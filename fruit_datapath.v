==> flow/design.v <==
module fruit_datapath(clk, reset, snake_x, snake_y, food_x, food_y, fruit_en);  
	input clk, reset;
	input [11:0] snake_x, snake_y;
	output fruit_en;
	output reg [11:0] food_x, food_y;
	reg fruit_en;
	reg [11:0] dist_snake_x, dist_snake_y;
	reg [11:0] rand_x, rand_y;
	always@(posedge clk) 
	begin
		if (reset == 1'b0)
			rand_x <= 12'd140;
		else
		begin
			if (rand_x >= 12'd900)
			rand_x <= 12'd140;
			else 
			rand_x <= rand_x + 12'd32;
		end
	end
	always@(posedge clk) 
	begin
		if (reset == 1'b0)
			rand_y <= 12'd140;
		else
		begin
			if (rand_y >= 12'd850)
			rand_y <= 12'd140;
			else 
			rand_y <= rand_y + 12'd64;
		end
	end
	always@(posedge clk) begin
		if (reset == 1'b0) 
		begin
			food_x <= 12'd600;
			food_y <= 12'd600;
		end
		else 
		begin
			food_x <= rand_x;
			food_y <= rand_y;
		end
		if (snake_x == food_x && snake_y == food_y)
		begin
			fruit_en <= 1'b1;
			food_x <= rand_x;
			food_y <= rand_y;	
		end
		else
		begin
			fruit_en <= 1'b0;
		end
	end
endmodule
**Step by step through the tools: fruit_datapath**

The steps from the RTL of fruit_datapath to its reports follow in flow order.
Line numbers count from 1 in the design file above.
Operators carry their Yosys type and port widths (W data, S select, Z words).
The mark - stands for no value.

- Top: fruit_datapath
- Clock: clk
- Cell library: sky130hd
- Library corner: tt_025C_1v80

**Word level**

Counts by Yosys on the flattened word-level netlist (proc, flatten, opt, wreduce; memories kept). Register bits leave out memories and registers merged into their read ports (data or address); mux counts leave out enables and synchronous resets folded into registers. Print and check cells are left out. Cells with the same type and inputs are merged into one.

- Add/subtract/negate cells: 2
- Magnitude comparators: 2
- Equal/unequal tests: 2
- Mux-type cells: 5
- Bitwise operators: 1
- Reductions and logical operators: 3

Operators with widths:

| operator | number |
|---|---|
| $mux W12 | 4 |
| $ge A12 B10 Y1 const B | 2 |
| $eq A12 B12 Y1 | 2 |
| $add A12 B6 Y12 const B | 1 |
| $add A12 B7 Y12 const B | 1 |
| $reduce_or A2 Y1 | 2 |
| $logic_and A1 B1 Y1 | 1 |
| $not A1 Y1 | 1 |
| $mux W1 | 1 |

- Bits in registers: 49
- Bits of input ports: 26
- Output and inout bits: 25
- Elaborated cells: 20

**Longest topological paths**

Yosys ltp: most cells in a row. Word level: on the elaborated netlist, between registers, memories and ports. Mapped: between sequential cells and ports; inverters and the memories' decode and read muxes count.

- Depth after elaboration: 3
- ABC_AREA: 0
- Gate-level depth with buffers: 5
- Mapped depth without buffers: 4

**Synthesis result**

The flow's flattened synthesis, as Yosys stat reports it; memories are mapped. The netlist is that of the ABC_AREA named above (0 if unset); the other value can give another one.
The area totals of this step are shown rounded.

Cells by type:

| cell | number | total area (um^2) |
|---|---|---|
| sky130_fd_sc_hd__dfxtp_1 | 29 | 580.557 |
| sky130_fd_sc_hd__xor2_1 | 12 | 105.101 |
| sky130_fd_sc_hd__nand3_1 | 17 | 85.082 |
| sky130_fd_sc_hd__buf_4 | 9 | 67.565 |
| sky130_fd_sc_hd__xnor2_1 | 6 | 52.55 |
| sky130_fd_sc_hd__nor2_1 | 13 | 48.797 |
| sky130_fd_sc_hd__o21ai_0 | 9 | 45.043 |
| sky130_fd_sc_hd__o31a_1 | 4 | 35.034 |
| sky130_fd_sc_hd__nand2_1 | 9 | 33.782 |
| sky130_fd_sc_hd__ha_1 | 2 | 25.024 |
| sky130_fd_sc_hd__nand2b_1 | 4 | 25.024 |
| sky130_fd_sc_hd__nor3_1 | 5 | 25.024 |
| sky130_fd_sc_hd__nor4_4 | 1 | 21.27 |
| sky130_fd_sc_hd__a31oi_1 | 2 | 12.512 |
| sky130_fd_sc_hd__and3_1 | 2 | 12.512 |
| sky130_fd_sc_hd__nor4_1 | 2 | 12.512 |
| sky130_fd_sc_hd__clkbuf_1 | 3 | 11.261 |
| sky130_fd_sc_hd__nand2_4 | 1 | 11.261 |

Not listed: further types 12, cells in them 13.

- Cell count: 143
- Mapped area: 1300 um^2
- Sequential area: 581 um^2
- Flip-flop cells: 29
- Buffer cells: 13

**Path before layout**

Source: OpenSTA report_checks on the synthesized netlist (no wires, ideal clock, input and output delay 20% of the period each), path of least setup slack; recovery checks are left aside. Register names are those of the netlist, which keeps one name where synthesis merged equal registers.

- Path type: in2reg
- Start point: input snake_y[5]
- End point: register food_x[6]
- Clock period: 2.6 ns
- Input delay: 0.520 ns
- Setup time: 0.120 ns
- Launch time at the first pin: 0.520 ns
- Data arrival time: 1.557 ns
- Required time: 2.480 ns
- Path slack: 0.923 ns
- Delay of the path: 1.157 ns
- Stages on the path: 5
- Buffers on the path: 1
- Synthesis period reached: 1.677 ns

"delay of the path" = arrival - input delay + setup time.
"stages on the path" counts driving pins, that of a launching flip-flop among them; a cell with two outputs on the path counts twice.
"synthesis period reached" = period - worst setup slack (recovery checks aside). The figure is calculated, with input and output delays left at 20% of the set period.
The rows between start and end are the longest chain of elaborated cells between them; the timing report does not say that the signal goes this way. Where chains are equally long, one stands for them.
A line is the first line of the expression or statement that the cell stems from. Yosys adds cells for indexed reads and writes and turns some case tables into memories.
At most two assigning lines are given for a register; there are more.

- Cells stage by stage: sky130_fd_sc_hd__nor3_1 -> sky130_fd_sc_hd__o2111a_1 -> sky130_fd_sc_hd__buf_1 -> sky130_fd_sc_hd__nand2_4 -> sky130_fd_sc_hd__o31a_1
- Length of the longest elaborated chain: 3
- Elaborated cells on any way between the ends: 3
- RTL lines with such cells: 1
- Those cells by class: eq/ne: 1; mux: 1; reduce/logical: 1

Ends and longest elaborated chain, after synthesis:

| element | RTL line | RTL |
|---|---|---|
| start: declaration | 3 | `input [11:0] snake_x, snake_y;` |
| $eq A12 B12 Y1 | 44 | `if (snake_x == food_x && snake_y == food_y)` |
| $logic_and A1 B1 Y1 | 44 |  |
| $mux W12 | 44 |  |
| end: assignment | 41 | `food_x <= rand_x;` |
| end: assignment | 47 | `food_x <= rand_x;` |
| end: declaration | 5 | `output reg [11:0] food_x, food_y;` |

**Worst path after layout**

From the final timing report of run A: the path of least setup slack in the routed layout; clock arrival at registers is part of the times.

- Path type: in2reg
- Start point: input snake_x[2]
- End point: register food_y[6]
- Clock period: 1.38 ns
- Input delay: 0.28 ns
- Setup time: 0.11 ns
- Launch time at the first pin: 0.28 ns
- Data arrival time: 1.63 ns
- Required time: 1.54 ns
- Path slack: -0.09 ns
- Stages on the path: 5
- Buffers on the path: 1

The rows between start and end are the longest chain of elaborated cells between them; the timing report does not say that the signal goes this way. Where chains are equally long, one stands for them.
At most two assigning lines are given for a register; there are more.

- Cells stage by stage: sky130_fd_sc_hd__clkdlybuf4s50_1 -> sky130_fd_sc_hd__nor3_2 -> sky130_fd_sc_hd__o2111a_2 -> sky130_fd_sc_hd__nand2_4 -> sky130_fd_sc_hd__o31a_1
- Length of the longest elaborated chain: 3
- Elaborated cells on any way between the ends: 3
- RTL lines with such cells: 1
- Those cells by class: eq/ne: 1; mux: 1; reduce/logical: 1

Ends and longest elaborated chain, after layout:

| element | RTL line | RTL |
|---|---|---|
| start: declaration | 3 | `input [11:0] snake_x, snake_y;` |
| $eq A12 B12 Y1 | 44 | `if (snake_x == food_x && snake_y == food_y)` |
| $logic_and A1 B1 Y1 | 44 |  |
| $mux W12 | 44 |  |
| end: assignment | 42 | `food_y <= rand_y;` |
| end: assignment | 48 | `food_y <= rand_y;` |
| end: declaration | 5 | `output reg [11:0] food_x, food_y;` |

Memo
Re: implementation data of fruit_datapath

Stored flow runs of fruit_datapath (2 of them; Yosys, OpenROAD, sky130hd). They differ in their settings and are not a sequence. Constraints: input delay and output delay 20% of the set period each, output load 0.01 pF.
By "clock period reached" is meant the clock period of the run minus its worst setup slack. This is arithmetic on one report: input and output delays are still those of the set period (20% each).
By "worst setup path time" is meant the share of the clock period that the worst setup path is allowed (20% is reserved at inputs, 20% at outputs), minus its slack. Clock arrival times at its registers enter into it.
"total design power" is the tool's figure for a default switching activity; nothing was simulated.
Results are given in rounded form.

### Run A

==> flow/run.sh <==
#!/bin/bash
# the make line also repeats the synthesis and layout settings of config.mk as NAME=value (left out here)
make -C /OpenROAD-flow-scripts/flow DESIGN_CONFIG=/design/flow/config.mk WORK_HOME=/design/flow/orfs CLKGATE_MAP_FILE= finish
==> flow/config.mk <==
export PLATFORM = sky130hd
export DESIGN_NAME = fruit_datapath
export DESIGN_NICKNAME = fruit_datapath
export VERILOG_FILES = /design/flow/design.v
export SDC_FILE = /design/flow/constraint.sdc
export NUM_CORES = 4
export LEC_CHECK = 0
export ABC_AREA = 0
export CAP_MARGIN = 20
export CELL_PAD_IN_SITES_GLOBAL_PLACEMENT = 1
export CORE_ASPECT_RATIO = 1.7
export CORE_MARGIN = 2
export CORE_UTILIZATION = 37
export CTS_CLUSTER_SIZE = 24
export MAX_ROUTING_LAYER = met4
export MIN_ROUTING_LAYER = met1
export PLACE_DENSITY = 0.63
export SLEW_MARGIN = 5
export TNS_END_PERCENT = 65
==> flow/constraint.sdc <==
create_clock -name core_clock -period 1.38 [get_ports {clk}]
set_input_delay 0.2760 -clock core_clock [delete_from_list [all_inputs] [get_ports {clk}]]
set_output_delay 0.2760 -clock core_clock [all_outputs]
set_load 0.01 [all_outputs]

Results of run A:
- Netlist area reported by Yosys: 1300 um^2
- Overall die area: 4020 um^2
- Total design power: 1.97 mW
- Standard-cell area after layout: 2180 um^2
- Lowest hold slack: 0.464 ns
- Utilization after routing: 63.4%
- Post-route setup TNS: -0.481 ns
- Clock period reached: 1.471 ns
- Worst setup path time: 1.20 ns
- Worst setup path kind: in2reg
- Worst setup slack after layout: -0.091 ns

### Run B

==> flow/run.sh <==
#!/bin/bash
# the make line also repeats the synthesis and layout settings of config.mk as NAME=value (left out here)
make -C /OpenROAD-flow-scripts/flow DESIGN_CONFIG=/design/flow/config.mk WORK_HOME=/design/flow/orfs CLKGATE_MAP_FILE= finish
==> flow/config.mk <==
export PLATFORM = sky130hd
export DESIGN_NAME = fruit_datapath
export DESIGN_NICKNAME = fruit_datapath
export VERILOG_FILES = /design/flow/design.v
export SDC_FILE = /design/flow/constraint.sdc
export NUM_CORES = 4
export LEC_CHECK = 0
export ABC_AREA = 1
export CAP_MARGIN = 15
export CELL_PAD_IN_SITES_DETAIL_PLACEMENT = 1
export CELL_PAD_IN_SITES_GLOBAL_PLACEMENT = 2
export CORE_ASPECT_RATIO = 2.0
export CORE_MARGIN = 2
export CORE_UTILIZATION = 21
export GPL_ROUTABILITY_DRIVEN = 1
export HOLD_SLACK_MARGIN = 0.05
export MAX_ROUTING_LAYER = met4
export PLACE_DENSITY = 0.45
export SLEW_MARGIN = 20
export TNS_END_PERCENT = 35
==> flow/constraint.sdc <==
create_clock -name core_clock -period 2.86 [get_ports {clk}]
set_input_delay 0.5720 -clock core_clock [delete_from_list [all_inputs] [get_ports {clk}]]
set_output_delay 0.5720 -clock core_clock [all_outputs]
set_load 0.01 [all_outputs]

Results of run B:
- Netlist area reported by Yosys: 1500 um^2
- Overall die area: 7880 um^2
- Total design power: 1.07 mW
- Standard-cell area after layout: 2150 um^2
- Lowest hold slack: 0.457 ns
- Utilization after routing: 31.0%
- Post-route setup TNS: 0.000 ns
- Clock period reached: 1.855 ns
- Worst setup path time: 1.28 ns
- Worst setup path kind: reg2out
- Worst setup slack after layout: 1.00 ns
