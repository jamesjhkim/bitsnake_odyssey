==> flow/design.v <==
module spider_datapath(clk, reset, snake_x, snake_y, spider_en, spider_x_1, spider_y_1, spider_x_2, 
	spider_y_2, spider_x_3, spider_y_3, spider_x_4, spider_y_4, spider_x_5, spider_y_5
	);
	input clk, reset;
	input [11:0] snake_x, snake_y;
	output spider_en;
	reg spider_en;
	output reg [11:0] spider_x_1, spider_y_1, spider_x_2, spider_y_2, spider_x_3, spider_y_3, 
		spider_x_4, spider_y_4, spider_x_5, spider_y_5;
	always@(posedge clk) begin
		if (reset == 1'b0) 
		begin
			spider_x_1 <= 12'd700;
			spider_y_1 <= 12'd700;
			spider_x_2 <= 12'd700;
			spider_y_2 <= 12'd700;
			spider_x_3 <= 12'd700;
			spider_y_3 <= 12'd700;
			spider_x_4 <= 12'd700;
			spider_y_4 <= 12'd700;
			spider_x_5 <= 12'd700;
			spider_y_5 <= 12'd700;
		end
		else 
		begin
			spider_x_1 <= 12'd120;
			spider_y_1 <= 12'd220;
			spider_x_2 <= 12'd50;
			spider_y_2 <= 12'd80;
			spider_x_3 <= 12'd5;
			spider_y_3 <= 12'd32;
			spider_x_4 <= 12'd100;
			spider_y_4 <= 12'd15;
			spider_x_5 <= 12'd200;
			spider_y_5 <= 12'd47;
		end
	end 
	always@(posedge clk)
	begin
		if ((snake_x == spider_x_1 && snake_y == spider_y_1) || (snake_x == spider_x_2 && snake_y == spider_y_2) ||
		(snake_x == spider_x_3 && snake_y == spider_y_3) || (snake_x == spider_x_4 && snake_y == spider_y_4) || 
		(snake_x == spider_x_5 && snake_y == spider_y_5))
		begin
			spider_en <= 1'b1;
		end
		else
		begin
			spider_en <= 1'b0;
		end
	end
endmodule
# Reports on spider_datapath
# Tool output for the design above, in the order of the flow.
# Lines are those of the file above, counted from 1.
# Operators: Yosys type, input widths -> output width; for muxes data width and select width s.
# Library cell names are shortened.
# The mark -- stands for no value.
# setup
top_module,spider_datapath
clock,clk
cell_library,sky130hd
lib_corner,tt_025C_1v80

# Elaborated design
# Source: Yosys, flattened and elaborated, memories not mapped. Widths are those after wreduce; folded enables and synchronous resets count as part of the registers. Registers that Yosys merges into a memory's read port (data or address) are not register bits. Print and check cells do not count. Equal cells are merged and count once.
# word_totals
register_bits,101
inputBits,26
output_inout_bits,121
word_cells,41
# classes
n_eq,10
mux,11
n_reduce_logical,9
# ops
op,n
$eq 12x10->1,10
$mux 10,10
$logic_and 1x1->1,5
$logic_or 1x1->1,4
$mux 1,1

# Logic depth
# Longest topological path by Yosys (ltp), each cell counted once; first at word level (registers and memories cut), then after technology mapping (sequential cells cut; the memories' decode and read muxes count).
# depth
depth_word,7
abc_area,0
ltp_mapped,7
ltp_nobuf,5

# Netlist
# The flow's flattened synthesis, as Yosys stat reports it; memories are mapped. The netlist is that of the ABC_AREA named above (0 if unset); the other value can give another one.
# synth_totals
cell_count,176
synth_area_um2,1303.8
seq_area_um2,60.1
ffs,3
buffers,120
# by_type
cell,n,type_area_um2
buf_4,118,885.85
dfxtp_1,3,60.058
nor3_1,6,30.029
xor2_1,3,26.275
nand3_1,5,25.024
nand4_1,4,25.024
buf_6,2,22.522
or4_1,3,22.522
a211oi_1,2,15.014
a21oi_1,3,15.014
o21ai_0,3,15.014
nor3b_2,1,12.512
or3_1,2,12.512
nand2_1,3,11.261
or4_4,1,11.261
and4b_1,1,10.01
a21oi_2,1,8.758
a22o_1,1,8.758
# Other cell types: 13; their cells: 14.

# Path before layout
# Source: OpenSTA report_checks on the synthesized netlist (no wires, ideal clock, input and output delay 20% of the period each), path of least setup slack; recovery checks are left aside. Register names are those of the netlist, which keeps one name where synthesis merged equal registers.
# synth_timing
path_type,register -> register
start,reg spider_x_1[7]
end,reg spider_en
tclk_ps,2950
setup_ps,117
launch_ps,0
arrival_ps,1931
t_required_ps,2833
path_slack_ps,903
delay_ps,2048
path_stages,7
n_path_buf,1
synth_period_reached_ps,2047
# "delay_ps" = arrival - input delay + setup time.
# "path_stages" counts driving pins, that of a launching flip-flop among them; a cell with two outputs on the path counts twice.
# "synth_period_reached_ps" is the clock period less the worst setup slack; recovery checks do not enter. This is arithmetic on one report: input and output delays are still those of the set period (20% each).
# The rows between start and end are the longest chain of elaborated cells between them; the timing report does not say that the signal goes this way. Where chains are equally long, one stands for them.
# A line is the first line of the expression or statement that the cell stems from. Yosys adds cells for indexed reads and writes and turns some case tables into memories.
# synth_via
path_cell_list,dfxtp_1 -> buf_6 -> xor2_1 -> and4b_1 -> a32oi_1 -> o21ai_1 -> a22o_1
elab_chain_cells,7
cells_between,7
cone_lines,1
classes_between,eq/ne (1); mux (1); reduce/logical (5)
# synth_lines
element,line_no,rtl
"start, declared",8,"output reg [11:0] spider_x_1, spider_y_1, spider_x_2, spider_y_2, spider_x_3, spider_y_3,"
"start, assigned",13,spider_x_1 <= 12'd700;
"start, assigned",26,spider_x_1 <= 12'd120;
$eq 12x10->1,40,if ((snake_x == spider_x_1 && snake_y == spider_y_1) || (snake_x == spider_x_2 && snake_y == spider_y_2) ||
$logic_and 1x1->1,40,
$logic_or 1x1->1 x4,40,
$mux 1,40,
"end, assigned",44,spider_en <= 1'b1;
"end, assigned",48,spider_en <= 1'b0;
"end, declared",6,output spider_en;

# Worst path after layout
# Path of least setup slack in the final report of job 1 (OpenROAD, finished layout, wires in). Where an end is a register, its clock arrival counts in the times.
# The path's times are printed in steps of 10 ps; the period is the one set.
# layout_timing
path_type,register -> output
start,reg (name not given)
end,out spider_y_5[0]
tclk_ps,2220
output_delay_ps,440
launch_ps,230
arrival_ps,1510
t_required_ps,1780
path_slack_ps,270
path_stages,2
n_path_buf,1
# layout_via
path_cell_list,dfxtp_1 -> clkdlybuf4s50_1
# layout_lines
element,line_no,rtl
"end, declared",9,"spider_x_4, spider_y_4, spider_x_5, spider_y_5;"
# No chain of elaborated cells between the ends is given.

==> runs of spider_datapath <==
spider_datapath through Yosys and OpenROAD on sky130hd: 2 stored runs, unordered, with their settings and measured results. The constraints put input and output delay at 20% of the set period each and load the outputs with 0.01 pF.
"period_reached_ps" means the clock period less the worst setup slack. The figure is calculated, with input and output delays left at 20% of the set period.
"worst_path_ps" = time allowed to the worst setup path (clock period - input delay - output delay, where it has them) - its slack; a late launch clock adds to it, a late capture clock takes from it.
By "final_power_uw" is meant OpenSTA's value without simulated activity: inputs other than the clock are taken to toggle once in ten clock periods, and the tool carries that through the logic.
"worst_path_ps" is given in steps of 10 ps.

Job 1, flow files:
==> flow/run.sh <==
#!/bin/bash
# the make line also repeats the synthesis and layout settings of config.mk as NAME=value (left out here)
make -C /OpenROAD-flow-scripts/flow DESIGN_CONFIG=/design/flow/config.mk WORK_HOME=/design/flow/orfs CLKGATE_MAP_FILE= finish
==> flow/config.mk <==
export PLATFORM = sky130hd
export DESIGN_NAME = spider_datapath
export DESIGN_NICKNAME = spider_datapath
export VERILOG_FILES = /design/flow/design.v
export SDC_FILE = /design/flow/constraint.sdc
export NUM_CORES = 4
export LEC_CHECK = 0
export CAP_MARGIN = 20
export CORE_MARGIN = 2
export CORE_UTILIZATION = 40
export SLEW_MARGIN = 20
==> flow/constraint.sdc <==
create_clock -name core_clock -period 2.22 [get_ports {clk}]
set_input_delay 0.4440 -clock core_clock [delete_from_list [all_inputs] [get_ports {clk}]]
set_output_delay 0.4440 -clock core_clock [all_outputs]
set_load 0.01 [all_outputs]

==> results of job 1, as CSV <==
result,value
setup_worst_slack_ps,269
worst_path_ps,1510
critical_path_kind,"register -> output"
fin_tns_ps,0
finish.utilization_frac,0.494
die_um2,3732.0
period_reached_ps,1951
yosys.chip_area_um2,1303.8
final_power_uw,425.4
finish.stdcell_area_um2,1520.2
worst_hold_slack_ps,689

Job 2, flow files:
==> flow/run.sh <==
#!/bin/bash
# the make line also repeats the synthesis and layout settings of config.mk as NAME=value (left out here)
make -C /OpenROAD-flow-scripts/flow DESIGN_CONFIG=/design/flow/config.mk WORK_HOME=/design/flow/orfs CLKGATE_MAP_FILE= finish
==> flow/config.mk <==
export PLATFORM = sky130hd
export DESIGN_NAME = spider_datapath
export DESIGN_NICKNAME = spider_datapath
export VERILOG_FILES = /design/flow/design.v
export SDC_FILE = /design/flow/constraint.sdc
export NUM_CORES = 4
export LEC_CHECK = 0
export ABC_AREA = 1
export CAP_MARGIN = 20
export CELL_PAD_IN_SITES_GLOBAL_PLACEMENT = 0
export CORE_MARGIN = 2
export CORE_UTILIZATION = 39
export CTS_CLUSTER_DIAMETER = 62
export GPL_TIMING_DRIVEN = 0
export MAX_ROUTING_LAYER = met4
export PLACE_DENSITY_LB_ADDON = 0.18
export SETUP_SLACK_MARGIN = 0.05
export SLEW_MARGIN = 20
==> flow/constraint.sdc <==
create_clock -name core_clock -period 2.17 [get_ports {clk}]
set_input_delay 0.4340 -clock core_clock [delete_from_list [all_inputs] [get_ports {clk}]]
set_output_delay 0.4340 -clock core_clock [all_outputs]
set_load 0.01 [all_outputs]

==> results of job 2, as CSV <==
result,value
setup_worst_slack_ps,203
worst_path_ps,1530
critical_path_kind,"register -> output"
fin_tns_ps,0
finish.utilization_frac,0.716
die_um2,4403.0
period_reached_ps,1967
yosys.chip_area_um2,1516.5
final_power_uw,700.8
finish.stdcell_area_um2,2641.3
worst_hold_slack_ps,701
