==> flow/design.v <==
module snake_datapath(clk, reset, key_out, key_data, snake_x_count, snake_y_count, snake_x_out, snake_y_out, fruit_en, spider_en, size);
	input clk, reset, key_out, fruit_en, spider_en;
	input [15:0] key_data;
	input [11:0] snake_x_count, snake_y_count;
	output [11:0] snake_x_out, snake_y_out;
	output [3:0] size;
	wire clk, reset, key_out, eat;
	wire [11:0] snake_x_count, snake_y_count;
	reg [11:0] snake_head_x, snake_head_y;
	reg [11:0] x1, x2, x3, x4, x5, x6, x7, x8, x9, x10, x11, x12, x13, x14;
	reg [11:0] y1, y2, y3, y4, y5, y6, y7, y8, y9, y10, y11, y12, y13, y14;
	reg [3:0] size;
	reg [11:0] snake_x_out, snake_y_out;
	reg speed;
	reg [12:0] speed_count;
	reg [7:0] pre_data;
	parameter left = 8'h1D;
	parameter up = 8'h1B;
	parameter right = 8'h23;
	parameter down = 8'h1C;
	always@(negedge clk) 
	begin
		if (reset == 1'b0)
		begin
			size <= 4'd4;
		end 
		else 
		begin 
			if (fruit_en == 1'b1)
				size <= size + 4'd1;
			else
				size <= size;
		end
	end
	always@(posedge clk) 
	begin
		if (reset == 1'b0) 
			snake_head_y <= 12'd150;
		else if (snake_y_count - y1 >= 12'd0 && snake_y_count - y1 <= 12'd200)
			snake_head_y <= snake_y_count - y1;
		else
			snake_head_y <= 12'd150;
	end
	always@(posedge clk) 
	begin
		if (reset == 1'b0) 
			snake_head_x <= 12'd2;
		else if (snake_x_count - x1 >= 12'd0 && snake_x_count - x1 <= 12'd200)
			snake_head_x <= snake_x_count - x1;
		else
			snake_head_x <= 12'd2;
	end
	initial
	begin
		x1 <= 12'd2;
		y1 <= 12'd150;
		x2 <= 12'd3;
		y2 <= 12'd150;
		x3 <= 12'd4;
		y3 <= 12'd150;
		x4 <= 12'd5;
		y4 <= 12'd150;
		x5 <= 12'd500;
		y5 <= 12'd500;
		x6 <= 12'd500;
		y6 <= 12'd500;
		x7 <= 12'd500;
		y7 <= 12'd500;
		x8 <= 12'd500;
		y8 <= 12'd500;
		x9 <= 12'd500;
		y9 <= 12'd500;
		x10 <= 12'd500;
		y10 <= 12'd500;
		x11 <= 12'd500;
		y11 <= 12'd500;
		x12 <= 12'd500;
		y12 <= 12'd500;
		x13 <= 12'd500;
		y13 <= 12'd500;
		x14 <= 12'd500;
		y14 <= 12'd500;
	end
	always@(posedge clk or negedge reset)  
	begin
		if (reset == 1'b0)
			speed_count <= 13'd0;
		else 
		begin
			if (speed_count > 13'd4531)
			begin
				speed_count <= 13'd0;
				speed <= 1'b1;
			end
			else 
			begin
				speed_count <= speed_count + 13'd1;
				speed <= 1'b0;
			end
		end
	end
	always@(posedge clk or negedge reset)
	begin
		if (reset == 1'b0)
			pre_data <= right;
		else 
		begin
			if (key_out == 1'b1)
				pre_data <= key_data;
			else
				pre_data <= pre_data;
		end
	end 
	always@(posedge clk) 
	begin 
		if(reset == 1'b0)
		begin
			x1 <= 12'd2;
		end 
		else 
		begin
			if (key_out == 1'b1)
			begin
				if (key_data == right)
					x1 <= x1 + 12'd1;
				else if (key_data == left)
					x1 <= x1 - 12'd1;
				else if (key_data == up)
					y1 <= y1 + 12'd1;
				else if (key_data == down)
					y1 <= y1 - 12'd1;
			end
			else if (key_out == 1'b0 && speed == 1'b1)
			begin
				if (pre_data == right)
					x1 <= x1 + 12'd1;
				else if (pre_data == left)
					x1 <= x1 - 12'd1;
				else if (pre_data == up)
					y1 <= y1 + 12'd1;
				else if (pre_data == down)
					y1 <= y1 - 12'd1;
			end
		end
	end
	always@(posedge clk or negedge reset)
	begin
		if (reset == 1'b0)
		begin 
			snake_x_out <= 12'd2;
			snake_y_out <= 12'd150;
		end
		else 
		begin
			snake_x_out <= x1;
			snake_y_out <= y1;
		end
	end
	always@(posedge clk)
	begin
		if(x1 != snake_x_out || y1 != snake_y_out)
		begin
			if (size >= 4'd14)
			begin
				x14 <= x13;
				y14 <= y13;
				x13 <= x12;
				y13 <= y12;
				x12 <= x11;
				y12 <= y11;
				x11 <= x10;
				y11 <= y10;
				x10 <= x9;
				y10 <= y9;
				x9 <= x8;
				y9 <= y8;
				x8 <= x7;
				y8 <= y7;
				x7 <= x6;
				y7 <= y6;
				x6 <= x5;
				y6 <= y5;
			end
			else if (size >= 4'd13)
			begin
				x13 <= x12;
				y13 <= y12;
				x12 <= x11;
				y12 <= y11;
				x11 <= x10;
				y11 <= y10;
				x10 <= x9;
				y10 <= y9;
				x9 <= x8;
				y9 <= y8;
				x8 <= x7;
				y8 <= y7;
				x7 <= x6;
				y7 <= y6;
				x6 <= x5;
				y6 <= y5;
			end
			else if (size >= 4'd12)
			begin
				x12 <= x11;
				y12 <= y11;
				x11 <= x10;
				y11 <= y10;
				x10 <= x9;
				y10 <= y9;
				x9 <= x8;
				y9 <= y8;
				x8 <= x7;
				y8 <= y7;
				x7 <= x6;
				y7 <= y6;
				x6 <= x5;
				y6 <= y5;
			end
			else if (size >= 4'd11)
			begin
				x11 <= x10;
				y11 <= y10;
				x10 <= x9;
				y10 <= y9;
				x9 <= x8;
				y9 <= y8;
				x8 <= x7;
				y8 <= y7;
				x7 <= x6;
				y7 <= y6;
				x6 <= x5;
				y6 <= y5;
			end
			else if (size >= 4'd10)
			begin
				x10 <= x9;
				y10 <= y9;
				x9 <= x8;
				y9 <= y8;
				x8 <= x7;
				y8 <= y7;
				x7 <= x6;
				y7 <= y6;
				x6 <= x5;
				y6 <= y5;
			end
			else if (size >= 4'd9)
			begin
				x9 <= x8;
				y9 <= y8;
				x8 <= x7;
				y8 <= y7;
				x7 <= x6;
				y7 <= y6;
				x6 <= x5;
				y6 <= y5;
			end
			else if (size >= 4'd8)
			begin
				x8 <= x7;
				y8 <= y7;
				x7 <= x6;
				y7 <= y6;
				x6 <= x5;
				y6 <= y5;
			end
			else if (size >= 4'd7)
			begin
				x7 <= x6;
				y7 <= y6;
				x6 <= x5;
				y6 <= y5;
			end
			else if (size >= 4'd6)
			begin
				x6 <= x5;
				y6 <= y5;
				x5 <= x4;
				y5 <= y4;
			end
			else if (size >= 4'd5)
			begin
				x5 <= x4;
				y5 <= y4;
			end
			else 
			begin
				x14 <= x14;
				y14 <= y14;
				x13 <= x13;
				y13 <= y13;
				x12 <= x12;
				y12 <= y12;
				x11 <= x11;
				y11 <= y11;
				x10 <= x10;
				y10 <= y10;
				x9 <= x9;
				y9 <= y9;
				x8 <= x8;
				y8 <= y8;
				x7 <= x7;
				y7 <= y7;
				x6 <= x6;
				y6 <= y6;
				x5 <= x5;
				y5 <= y5;
			end
		end
	end
	always@(posedge clk or negedge reset)  
	begin
		if (reset == 1'b0)
		begin
			x2 <= 12'd2;
			x3 <= 12'd3;
			x4 <= 12'd4;
			y2 <= 12'd150;
			y3 <= 12'd150;
			y4 <= 12'd150;
		end
		else if (x1 != snake_x_out || y1 != snake_y_out)
		begin
			x2 <= snake_x_out;
			x3 <= x2;
			x4 <= x3;
			y2 <= snake_y_out;
			y3 <= y2;
			y4 <= y3;
		end
	end
endmodule
From RTL to reports: snake_datapath
Tool output for the design above, in the order of the flow.
Lines are those of the file above, counted from 1.
Operators: Yosys type, input widths -> output width; for muxes data width and select width s.
Cell names lack the library's common part.
The mark n/a stands for no value.
- top module: snake_datapath
- clock: clk
- standard-cell library: sky130hd
- timing corner: tt_025C_1v80

Word-level counts
Yosys after proc, flatten, opt, wreduce and memory -nomap, before mapping. Memory bits, and registers merged into a memory's read port (data or address), are not among the register bits. Print and check cells are not counted. Equal cells are merged and count once.
- register bits: 74
- bits of input ports: 45
- word-level cells at 54
- add/sub/neg operators at 6
- noted order comparisons: 1
- noted equality and inequality tests: 14
- mux-type cells at 18
- bitwise gates (word level) at 1
- noted reductions and logical operators: 6
- operators with widths (cell ; count):
    $mux 12 ; 16
    $eq 16x5->1 const B ; 3
    $add 12x1->12 const B ; 2
    $sub 12x1->12 const B ; 2
    $eq 8x5->1 const B ; 3
    $eq 16x6->1 const B ; 1
    $add 13x1->13 const B ; 1
    $gt 13x13->1 const B ; 1
    $mux 13 ; 1
    $ne 2x2->1 const B ; 4
    $eq 8x6->1 const B ; 1
    $reduce_and 8->1 ; 1
    $ne 3x1->1 const B ; 2
    $reduce_bool 3->1 ; 2
    $add 4x1->4 const B ; 1
    $reduce_and 3->1 ; 1
    $reduce_bool 2->1 ; 1
    $logic_and 1x1->1 ; 1
    $not 1->1 ; 1
    $mux 1 ; 1

Depth
Yosys ltp: most cells in a row. Word level: on the elaborated netlist, between registers, memories and ports. Mapped: between sequential cells and ports; inverters and the memories' decode and read muxes count.
- word-level depth at 7
- ABC_AREA: 0
- noted depth in mapped cells: 7
- noted mapped depth without buffers: 6

Synthesis result
Source: synth_stat.txt of the flow (Yosys; design flattened, memories mapped). It holds for the ABC_AREA given above (unset counts as 0); a run with the other value may have another netlist.
- noted cells in the netlist: 326
- chip area (Yosys): 3467.1 um^2
- noted mapped flip-flops: 74
- buffers at 8
- cell types (cell ; count ; area in all (um^2)):
    dfrtp_1 ; 37 ; 925.888
    edfxtp_1 ; 13 ; 390.374
    dfxtp_1 ; 16 ; 320.307
    dfstp_2 ; 8 ; 210.202
    nor2_1 ; 39 ; 146.39
    xnor2_1 ; 15 ; 131.376
    mux2_2 ; 11 ; 123.869
    xor2_1 ; 11 ; 96.342
    nand2_1 ; 24 ; 90.086
    o21ai_0 ; 18 ; 90.086
    mux2i_1 ; 8 ; 80.077
    ha_1 ; 6 ; 75.072
    a21oi_1 ; 14 ; 70.067
    or3_1 ; 11 ; 68.816
    nand4_1 ; 10 ; 62.56
    nand3_1 ; 10 ; 50.048
    nor4_1 ; 8 ; 50.048
    nor4b_1 ; 4 ; 35.034
Other cell types: 31; their cells: 63.

FLOW RESULTS
============

Top module snake_datapath; platform sky130hd; tools Yosys and OpenROAD; 2 stored runs in no particular order. Input and output delays are each 20% of the period that was set; the output load is 0.01 pF.
By "total power of the final layout" is meant OpenSTA's value without simulated activity: inputs other than the clock are taken to toggle once in ten clock periods, and the tool carries that through the logic.

Stored run 1

==> flow/run.sh <==
#!/bin/bash
# the make line also repeats the synthesis and layout settings of config.mk as NAME=value (left out here)
make -C /OpenROAD-flow-scripts/flow DESIGN_CONFIG=/design/flow/config.mk WORK_HOME=/design/flow/orfs CLKGATE_MAP_FILE= finish
==> flow/config.mk <==
export PLATFORM = sky130hd
export DESIGN_NAME = snake_datapath
export DESIGN_NICKNAME = snake_datapath
export VERILOG_FILES = /design/flow/design.v
export SDC_FILE = /design/flow/constraint.sdc
export NUM_CORES = 4
export LEC_CHECK = 0
export CAP_MARGIN = 25
export CORE_ASPECT_RATIO = 1.3
export CORE_MARGIN = 5
export CORE_UTILIZATION = 70
export CTS_CLUSTER_DIAMETER = 110
export GPL_TIMING_DRIVEN = 1
export MIN_ROUTING_LAYER = met1
export PLACE_DENSITY = 0.38
export SETUP_SLACK_MARGIN = 0.29
export SLEW_MARGIN = 40
==> flow/constraint.sdc <==
create_clock -name core_clock -period 5.52 [get_ports {clk}]
set_input_delay 1.1040 -clock core_clock [delete_from_list [all_inputs] [get_ports {clk}]]
set_output_delay 1.1040 -clock core_clock [all_outputs]
set_load 0.01 [all_outputs]

Measured in stored run 1:
- noted the synthesized cell area: 3467.1 um^2
- area inside the die boundary at 6472.5 um^2
- standard-cell area after routing at 4221.6 um^2
- noted the setup slack of the critical path: 0.343 ns
- total negative setup slack: 0.000 ns
- total power of the final layout: 1085 uW

Stored run 2

==> flow/run.sh <==
#!/bin/bash
# the make line also repeats the synthesis and layout settings of config.mk as NAME=value (left out here)
make -C /OpenROAD-flow-scripts/flow DESIGN_CONFIG=/design/flow/config.mk WORK_HOME=/design/flow/orfs CLKGATE_MAP_FILE= finish
==> flow/config.mk <==
export PLATFORM = sky130hd
export DESIGN_NAME = snake_datapath
export DESIGN_NICKNAME = snake_datapath
export VERILOG_FILES = /design/flow/design.v
export SDC_FILE = /design/flow/constraint.sdc
export NUM_CORES = 4
export LEC_CHECK = 0
export CAP_MARGIN = 20
export CORE_MARGIN = 2
export CORE_UTILIZATION = 40
export SETUP_SLACK_MARGIN = -0.06
export SLEW_MARGIN = 20
==> flow/constraint.sdc <==
create_clock -name core_clock -period 3.21 [get_ports {clk}]
set_input_delay 0.6420 -clock core_clock [delete_from_list [all_inputs] [get_ports {clk}]]
set_output_delay 0.6420 -clock core_clock [all_outputs]
set_load 0.01 [all_outputs]

Measured in stored run 2:
- noted the synthesized cell area: 3467.1 um^2
- area inside the die boundary at 9428.4 um^2
- standard-cell area after routing at 4306.6 um^2
- noted the setup slack of the critical path: -0.011 ns
- total negative setup slack: -0.020 ns
- total power of the final layout: 1836 uW
